==> flow/design.v <==
module PWM_core #(parameter n = 32, parameter m = 4)( 
input reset, clk,
input [n-1:0] switch_in,
input [n:0] pulse_period,
input [m-1:0] byteenable,
 output reg out, out_pin
);
reg [n-1:0] duty_cycle, counter;
always@(posedge clk or negedge reset)
begin
   if(~reset) 
   begin
		counter <= 32'b1; 
		duty_cycle <= 32'b0;
	end
	else if(counter == pulse_period)
	begin
		counter <= 32'b1;
	end
	else 
	begin
		counter <= counter + 1'b1;
		if(byteenable[0]) duty_cycle[7:0] <= switch_in[7:0];
	end
end 
always@(posedge clk)
begin
	if(counter <= duty_cycle)
	begin
		out = 1'b1;
		out_pin = 1'b1;
	end
	else 
	begin
		out = 1'b0;
		out_pin = 1'b0;
	end
end
endmodule
module avalon_wrapper (
	input wire csi_clk,
	input wire rsi_rst_n, 
	input wire avs_s0_read, 
	input wire avs_s0_write, 
	input wire avs_s0_chip_select, 
	input wire [3:0] avs_s0_byteenable, 
	input wire[31:0] avs_s0_writedata, 
	input wire [1:0] avs_s0_address,
	output wire [31:0] avs_s0_readdata,
	output coe_pwm_out
	);
	reg [31:0] pulse_width, period;
	reg [31:0] read_data;
	reg enable;
	wire load_pulse_width, load_period, load_enable;
	wire read_pulse_width, read_period, read_enable;
	wire pwm_out;
	wire [3:0] load_pulse_width_lanes;
	wire [3:0] load_period_lanes;
	assign coe_pwm_out = pwm_out & enable;
	assign avs_s0_readdata = read_data;
	PWM_core PWM_core0(
		.clk(csi_clk), 
		.reset(rsi_rst_n),
		.pulse_period(period),
		.switch_in(pulse_width),
		.out(pwm_out)
	);
	assign load_pulse_width = avs_s0_chip_select & avs_s0_write & (avs_s0_address == 0);
	assign load_period = avs_s0_chip_select & avs_s0_write & (avs_s0_address == 1);
	assign load_enable = avs_s0_chip_select & avs_s0_write & (avs_s0_address == 2);
	assign read_pulse_width = avs_s0_chip_select & avs_s0_read & (avs_s0_address == 0);
	assign read_period = avs_s0_chip_select & avs_s0_read & (avs_s0_address == 1);
	assign read_enable = avs_s0_chip_select & avs_s0_read & (avs_s0_address == 2);
	always @ (posedge csi_clk or negedge rsi_rst_n) begin
		if (rsi_rst_n == 0) begin
			pulse_width <= 250000; 
			period <= 500000; 
			enable <= 0;
		end
		else
		begin
			if (load_pulse_width == 1) begin
				if  (avs_s0_byteenable[0] == 1) begin
					pulse_width[7:0] <=avs_s0_writedata[7:0];
				end 
				if  (avs_s0_byteenable[1] == 1) begin
					pulse_width[15:8] <=avs_s0_writedata[15:8];
				end 
				if  (avs_s0_byteenable[2] == 1) begin
					pulse_width[23:16] <=avs_s0_writedata[23:16];
				end 
				if  (avs_s0_byteenable[3] == 1) begin
					pulse_width[31:24] <=avs_s0_writedata[31:24];
				end 
			end
			if (load_period == 1) begin
				if  (avs_s0_byteenable[0] == 1) begin
					period[7:0] <=avs_s0_writedata[7:0];
				end 
				if  (avs_s0_byteenable[1] == 1) begin
					period[15:8] <=avs_s0_writedata[15:8];
				end 
				if  (avs_s0_byteenable[2] == 1) begin
					period[23:16] <=avs_s0_writedata[23:16];
				end 
				if  (avs_s0_byteenable[3] == 1) begin
					period[31:24] <=avs_s0_writedata[31:24];
				end 
			end
			if (load_enable== 1) begin
				if  (avs_s0_byteenable[0] == 1) begin
					enable <= avs_s0_writedata[0];
				end 
			end
		end  
	end  
	always @ (posedge csi_clk) begin
		if (read_pulse_width == 1) begin
			if  (avs_s0_byteenable[0] == 1) begin
				read_data[7:0] <= pulse_width[7:0];
			end 
			if  (avs_s0_byteenable[1] == 1) begin
				read_data[15:8] <= pulse_width[15:8];
			end 
			if  (avs_s0_byteenable[2] == 1) begin
				read_data[23:16] <= pulse_width[23:16];
			end 
			if  (avs_s0_byteenable[3] == 1) begin
				read_data[31:24] <= pulse_width[31:24];
			end 
		end
		if (read_period == 1) begin
			if  (avs_s0_byteenable[0] == 1) begin
				read_data[7:0] <= period[7:0];
			end 
			if  (avs_s0_byteenable[1] == 1) begin
				read_data[15:8] <= period[15:8];
			end 
			if  (avs_s0_byteenable[2] == 1) begin
				read_data[23:16] <= period[23:16];
			end 
			if  (avs_s0_byteenable[3] == 1) begin
				read_data[31:24] <= period[31:24];
			end 
		end
		if (read_enable== 1) begin
			if  (avs_s0_byteenable[0] == 1) begin
				read_data <= enable;
			end
		end
	end
endmodule
### Tool chain data of avalon_wrapper

What the tools print for avalon_wrapper, step after step.
Line numbers count from 1 in the design file above.
Operators: Yosys type, input widths -> output width; for muxes data width and select width s.
Cell names lack the library's common part.
Not given: --

* top module: avalon_wrapper
* clock: csi_clk
* library: sky130hd
* corner: tt_025C_1v80

### Elaborated design

Counts by Yosys on the flattened word-level netlist (proc, flatten, opt, wreduce; memories kept). Register bits leave out memories and registers merged into their read ports (data or address); mux counts leave out enables and synchronous resets folded into registers. Print and check cells are left out. Cells with the same type and inputs are merged into one.

* flip-flop bits (word level): 138

* reductions and logical operators: 11
* magnitude comparators: 1
* add/sub/neg operators: 1
* bitwise logic cells: 10
* multiplexer cells: 26
* equal/unequal tests: 3

Operators with widths (number)
* $mux 8: 24
* $add 32x1->32 const B: 1
* $eq 32x32->1: 1
* $le 32x8->1: 1
* $mux 32: 1
* $reduce_and 2->1: 10
* $and 1x1->1: 9
* $eq 2x1->1 const B: 1
* $eq 2x2->1 const B: 1
* $logic_not 2->1: 1
* $not 1->1: 1
* $mux 1: 1

### Longest topological paths

Depth = most cells in a row (Yosys ltp): at word level without a register or memory, in the mapped netlist without a sequential cell, where the memories' decode and read muxes count.

* depth in word-level cells: 7
* ABC_AREA: 1
* mapped depth: 11

### Netlist

The flow's flattened synthesis, as Yosys stat reports it; memories are mapped. The netlist is that of the ABC_AREA named above (0 if unset); the other value can give another one.

Cells by type
* dfrtp_1: number 82, total area 2.05E+03 sq um
* nand2_1: number 347, total area 1.3E+03 sq um
* dfxtp_1: number 33, total area 660.634 sq um
* inv_1: number 165, total area 619.344 sq um
* nor2_1: number 129, total area 484.214 sq um
* o21ai_0: number 96, total area 480.461 sq um
* dfstp_2: number 15, total area 394.128 sq um
* a21oi_1: number 62, total area 310.298 sq um
* xor2_1: number 24, total area 210.202 sq um
* buf_2: number 15, total area 75.072 sq um
* nor2_2: number 10, total area 62.56 sq um
* clkbuf_1: number 15, total area 56.304 sq um
* nand3_1: number 11, total area 55.053 sq um
* nor4_1: number 7, total area 43.792 sq um
* nor2_4: number 3, total area 33.782 sq um
* ha_1: number 2, total area 25.024 sq um
* buf_6: number 2, total area 22.522 sq um
* nor3_4: number 1, total area 16.266 sq um

Not listed: further types 10, cells in them 15.

* standard cells after synthesis: 1034
* cell area after synthesis: 7005.5 sq um
* area of sequential cells: 3106.7 sq um
* flip-flops: 130
* buffers: 34

### Timing after synthesis

Source: OpenSTA report_checks on the synthesized netlist (no wires, ideal clock, input and output delay 20% of the period each), path of least setup slack; recovery checks are left aside. Register names are those of the netlist, which keeps one name where synthesis merged equal registers.

* kind: register to register
* from: register PWM_core0.counter[0]
* to: register PWM_core0.counter[18]
* delay of the path: 1.517 ns
* setup time: 0.071 ns
* data required time: 2.239 ns
* slack: 0.793 ns
* time at the first pin: 0.000 ns
* driving pins on the path: 9
* clock period: 2.31 ns
* arrival time: 1.446 ns
* synthesis period reached: 1.517 ns

"delay of the path" = arrival - input delay + setup time.
"driving pins on the path" counts driving pins, that of a launching flip-flop among them; a cell with two outputs on the path counts twice.
"synthesis period reached" = period - worst setup slack (recovery checks aside). The figure is calculated, with input and output delays left at 20% of the set period.
Between the ends stands the longest chain of elaborated cells between them, by number of cells; it is not shown to be the way that was timed. Of several equally long chains one is given.
A line is the first line of the expression or statement that the cell stems from. Yosys adds cells for indexed reads and writes and turns some case tables into memories.
A register here has more assigning lines than the two given.

* cell sequence: dfstp_2 -> ha_1 -> nand2_1 -> nor2_1 -> nand2_1 -> nor2_4 -> nand2_1 -> xor2_1 -> nor2_1
* cells in the longest elaborated chain: 2
* elaborated cells between the ends (all ways): 3
* source lines of those cells: 2
* those cells by class: add/sub (1); eq/ne (1); mux (1)

RTL lines, path post-synthesis
* start: declaration: RTL line 8 `reg [n-1:0] duty_cycle, counter;`
* start: assignment: RTL line 13 `counter <= 32'b1;`
* start: assignment: RTL line 22 `counter <= counter + 1'b1;`
* $add 32x1->32: RTL line 22
* $mux 32: RTL line 16 `else if(counter == pulse_period)`
* end: assignment: RTL line 18 `counter <= 32'b1;`
* end: assignment: RTL line 22
* end: declaration: RTL line 8

### Path in the finished layout

From the final timing report of job 1: the path of least setup slack in the routed layout; clock arrival at registers is part of the times.

* kind: register to register
* from: register PWM_core0.counter[3]
* to: register PWM_core0.counter[12]
* arrival time: 1.99 ns
* data required time: 1.64 ns
* driving pins on the path: 12
* slack: -0.35 ns
* time at the first pin: 0.42 ns
* clock period: 1.34 ns
* setup time: 0.11 ns

Between the ends stands the longest chain of elaborated cells between them, by number of cells; it is not shown to be the way that was timed. Of several equally long chains one is given.
A register here has more assigning lines than the two given.

* cell sequence: dfrtp_1 -> inv_1 -> nand2_1 -> nand2_1 -> nor2_1 -> nand2_1 -> nor2_4 -> nand2_2 -> nor2_4 -> buf_4 -> buf_12 -> nor2_1
* cells in the longest elaborated chain: 2
* elaborated cells between the ends (all ways): 3
* source lines of those cells: 2
* those cells by class: add/sub (1); eq/ne (1); mux (1)

RTL lines, path after layout
* start: declaration: RTL line 8 `reg [n-1:0] duty_cycle, counter;`
* start: assignment: RTL line 13 `counter <= 32'b1;`
* start: assignment: RTL line 22 `counter <= counter + 1'b1;`
* $add 32x1->32: RTL line 22
* $mux 32: RTL line 16 `else if(counter == pulse_period)`
* end: assignment: RTL line 18 `counter <= 32'b1;`
* end: assignment: RTL line 22
* end: declaration: RTL line 8

==> runs of avalon_wrapper <==
Flow measurements of avalon_wrapper on sky130hd: 2 stored runs with different settings, listed in no order. Input and output delays are each 20% of the period that was set; the output load is 0.01 pF.
By "achieved period" is meant the clock period of the run minus its worst setup slack. This is arithmetic on one report: input and output delays are still those of the set period (20% each).
"critical setup path time" is the time allowed to the run's worst setup path (the clock period less input and output delay, where it has them) less its slack. Clock arrival times count: a late capture clock shortens it, a late launch clock lengthens it.
"overall power" is the tool's figure for a default switching activity; nothing was simulated.

### Job 1

Settings: `period_ns=1.34`, `CORE_UTILIZATION=49`, `SETUP_SLACK_MARGIN=0.39`, `PLACE_DENSITY_LB_ADDON=0.05`, `CORE_ASPECT_RATIO=1.6`, `CELL_PAD_IN_SITES_DETAIL_PLACEMENT=0`, `ABC_AREA=1`, `GPL_ROUTABILITY_DRIVEN=0`, `SLEW_MARGIN=15`, `CAP_MARGIN=20`, `CORE_MARGIN=2`

- Setup total negative slack: -10.694 ns
- Worst slack on setup checks: -0.351 ns
- Achieved period: 1.691 ns
- Critical setup path time: 1.69 ns
- Type of the worst setup path: register to register
- Post-route utilization: 78.1%
- Area of the synthesized netlist: 7005.5 sq um
- Overall power: 15.539 mW
- Full die area: 15296.3 sq um
- Standard-cell area of the final layout: 10966.8 sq um

### Job 2

Settings: `period_ns=3.14`, `CORE_UTILIZATION=72`, `SETUP_SLACK_MARGIN=0.57`, `PLACE_DENSITY=0.5`, `HOLD_SLACK_MARGIN=0.05`, `CORE_MARGIN=7`, `TNS_END_PERCENT=85`, `ABC_AREA=0`, `CAP_MARGIN=20`, `SLEW_MARGIN=20`

- Setup total negative slack: 0.000 ns
- Worst slack on setup checks: 0.691 ns
- Achieved period: 2.449 ns
- Critical setup path time: 2.45 ns
- Type of the worst setup path: register to register
- Post-route utilization: 90.6%
- Area of the synthesized netlist: 6142.1 sq um
- Overall power: 5.460 mW
- Full die area: 11312.4 sq um
- Standard-cell area of the final layout: 7483.4 sq um
